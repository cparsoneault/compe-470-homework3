==> flow/design.v <==
`timescale 1ns / 1ps
module Question4(clk, a, b, mult);
parameter N = 4;
input clk;	 
input [N-1:0] a, b;	 
output [(2*N-1):0] mult;	 
wire [N-1:0] aout, bout;	 
wire [(2*N-1):0] value, q1, q2;	 
flipFlopQ4 #(.N(N)) a1 (.clk(clk), .in(a), .out(aout)),
						  b1(.clk(clk), .in(b), .out(bout));
flipFlopQ4 #(.N(2*N)) q01 (.clk(clk), .in(value), .out(q1)),
							 q02 (.clk(clk), .in(q1), .out(q2)),
							 q03 (.clk(clk), .in(q2), .out(mult));
multiplyQ4 #(.N(N)) m1 (.op1(aout), .op2(bout), .multout(value));
endmodule
module tb_Question4;
	reg clk;
	reg [3:0] a, b;
	wire [7:0] mult;
	Question4 test1 (.clk(clk), .a(a), .b(b), .mult(mult));
	always begin
		clk = 0;
		#5 clk = 1;
		#5;
	end
	initial begin
		a = 4'b0010;
		b = 4'b1111;
		#10 a = 4'b1010;
			b = 4'b0111;
		#10 a = 4'b0111;
			b = 4'b0111;
		#10 a = 4'b1010;
			b = 4'b1100;
	end
endmodule
module flipFlopQ4 (clk, in, out);
parameter N = 4;
input clk;
input [N-1:0]in;
output reg [N-1:0]out;
always @ (posedge clk)
	out = in;
endmodule
module multiplyQ4 (op1, op2, multout);
parameter N = 4;
input [N-1:0]op1, op2;
output [2*N-1:0] multout;
assign multout = op1 * op2;
endmodule
* Tool chain data of Question4
The steps from the RTL of Question4 to its reports follow in flow order.
Lines are those of the file above, counted from 1.
Cell names lack the library's common part.
The mark - stands for no value.
- Design top :: Question4
- Clock port :: clk
- Standard-cell library :: sky130hd
- Timing corner :: tt_025C_1v80

* Word-level counts
Yosys after proc, flatten, opt, wreduce and memory -nomap, before mapping. Enables and synchronous resets that opt folds into registers are not counted as muxes. Memory bits, and registers merged into a memory's read port (data or address), are not among the register bits. Print and check cells are not counted. Equal cells are merged and count once.
- Multipliers :: 1
** Operators by type and width (count)
- 4-bit by 4-bit multiplier with 8-bit output :: 1
- Bits in registers :: 32
- Output and inout port bits :: 8
- Cells after elaboration :: 6

* Logic depth
Yosys ltp: most cells in a row. Word level: on the elaborated netlist, between registers, memories and ports. Mapped: between sequential cells and ports; inverters and the memories' decode and read muxes count.
- Depth after elaboration :: 1
- ABC_AREA :: 1
- Gate-level depth with buffers :: 11
- Mapped depth without buffers :: 11

* Synthesis result
The flow's flattened synthesis, as Yosys stat reports it; memories are mapped. The netlist is that of the ABC_AREA named above (0 if unset); the other value can give another one.
- Cells in the netlist :: 102
- Cell area after synthesis :: 1108.6 um2
- Flip-flop cells :: 32
** Cells by type
- dfxtp_1 :: count 32, total area 640.614 um2
- ha_1 :: count 12, total area 150.144 um2
- nand2_1 :: count 23, total area 86.333 um2
- fa_1 :: count 4, total area 80.077 um2
- inv_1 :: count 18, total area 67.565 um2
- xor2_1 :: count 3, total area 26.275 um2
- nand3_1 :: count 3, total area 15.014 um2
- nand2_2 :: count 2, total area 12.512 um2
- a21oi_1 :: count 2, total area 10.01 um2
- nand3_2 :: count 1, total area 10.01 um2
- nand4_1 :: count 1, total area 6.256 um2
- nor2_1 :: count 1, total area 3.754 um2

* Timing after synthesis
Source: OpenSTA report_checks on the synthesized netlist (no wires, ideal clock, input and output delay 20% of the period each), path of least setup slack; recovery checks are left aside. Register names are those of the netlist, which keeps one name where synthesis merged equal registers.
- Path kind :: reg-to-reg
- Start :: register a1.out[0]
- End :: register q01.out[6]
- Clock period :: 2.56 ns
- Time at the first pin :: 0.000 ns
- Arrival time :: 2.249 ns
- Setup slack :: 0.191 ns
- Path delay :: 2.369 ns
- Stages :: 9
- Synthesis period reached :: 2.369 ns
"path delay" = arrival - input delay + setup time.
"stages": output pins that drive a net of the path, with the launching flip-flop's if there is one; two outputs of one cell count as two.
"synthesis period reached" is the clock period less the worst setup slack; recovery checks do not enter. This is arithmetic on one report: input and output delays are still those of the set period (20% each).
The rows between start and end are the longest chain of elaborated cells between them; the timing report does not say that the signal goes this way. Where chains are equally long, one stands for them.
Each line given opens the expression or statement behind the cell; cells for indexed reads and writes are added by Yosys, which also makes memories of some case tables.
- Cells stage by stage :: dfxtp_1 > nand2_1 > fa_1 > inv_1 > fa_1 > fa_1 > nand3_1 > nand2_1 > xor2_1
- Cells in the longest elaborated chain :: 1
- Elaborated cells between the ends (all ways) :: 1
- RTL lines with such cells :: 1
** RTL lines, path post-synthesis
- from (decl) :: RTL line 41 : output reg [N-1:0]out;
- from (assign) :: RTL line 43 : out = in;
- 4-bit by 4-bit multiplier with 8-bit output :: RTL line 49 : assign multout = op1 * op2;
- to (assign) :: RTL line 43
- to (decl) :: RTL line 41

* Timing after layout
Path of least setup slack in the final report of run 1 (OpenROAD, finished layout, wires in). Where an end is a register, its clock arrival counts in the times.
- Path kind :: reg-to-reg
- Start :: register b1.out[2]
- End :: register q01.out[6]
- Clock period :: 4.64 ns
- Time at the first pin :: 0.33 ns
- Arrival time :: 2.68 ns
- Setup slack :: 2.18 ns
- Stages :: 9
The rows between start and end are the longest chain of elaborated cells between them; the timing report does not say that the signal goes this way. Where chains are equally long, one stands for them.
- Cells stage by stage :: dfxtp_1 > nand2_1 > fa_1 > inv_1 > fa_1 > fa_1 > nand3_1 > nand2_1 > xor2_1
- Cells in the longest elaborated chain :: 1
- Elaborated cells between the ends (all ways) :: 1
- RTL lines with such cells :: 1
** RTL lines, path post-layout
- from (decl) :: RTL line 41 : output reg [N-1:0]out;
- from (assign) :: RTL line 43 : out = in;
- 4-bit by 4-bit multiplier with 8-bit output :: RTL line 49 : assign multout = op1 * op2;
- to (assign) :: RTL line 43
- to (decl) :: RTL line 41

Add stored flow runs of Question4

Settings and measured results of 2 stored flow runs for module Question4 (sky130hd), not sorted in any way. The constraints put input and output delay at 20% of the set period each and load the outputs with 0.01 pF.
"reached clock period": clock period set for the run, less the worst setup slack. It is reckoned from that one timing run; input and output delays stay at 20% of the period that was set.
"worst setup path time" = time allowed to the worst setup path (clock period - input delay - output delay, where it has them) - its slack; a late launch clock adds to it, a late capture clock takes from it.
"overall power" is the tool's figure for a default switching activity; nothing was simulated.

** Run 1
- Settings :: period_ns=4.64; CORE_UTILIZATION=37; SETUP_SLACK_MARGIN=0.7; PLACE_DENSITY=0.57; CELL_PAD_IN_SITES_GLOBAL_PLACEMENT=2; TNS_END_PERCENT=100; ABC_AREA=1; GPL_ROUTABILITY_DRIVEN=0; CAP_MARGIN=20; CORE_MARGIN=2; SLEW_MARGIN=20
- Standard-cell area of the final layout :: 1387.6 um2
- Setup total negative slack :: 0.000 ns
- Worst setup path time :: 2.46 ns
- Class of the worst setup path :: reg-to-reg
- Full die area :: 3449.8 um2
- Smallest setup slack :: 2.182 ns
- Yosys chip area after synthesis :: 1108.6 um2
- Overall power :: 625.1 µW
- Worst-case hold slack :: 0.329 ns
- Reached clock period :: 2.458 ns

** Run 2
- Settings :: period_ns=1.86; CORE_UTILIZATION=38; PLACE_DENSITY_LB_ADDON=0.16; CORE_ASPECT_RATIO=0.77; TNS_END_PERCENT=25; MAX_ROUTING_LAYER=met5; CAP_MARGIN=20; CORE_MARGIN=2; SLEW_MARGIN=20
- Standard-cell area of the final layout :: 1506.4 um2
- Setup total negative slack :: -2.295 ns
- Worst setup path time :: 2.53 ns
- Class of the worst setup path :: reg-to-reg
- Full die area :: 3312.5 um2
- Smallest setup slack :: -0.672 ns
- Yosys chip area after synthesis :: 1088.5 um2
- Overall power :: 1634 µW
- Worst-case hold slack :: 0.324 ns
- Reached clock period :: 2.532 ns
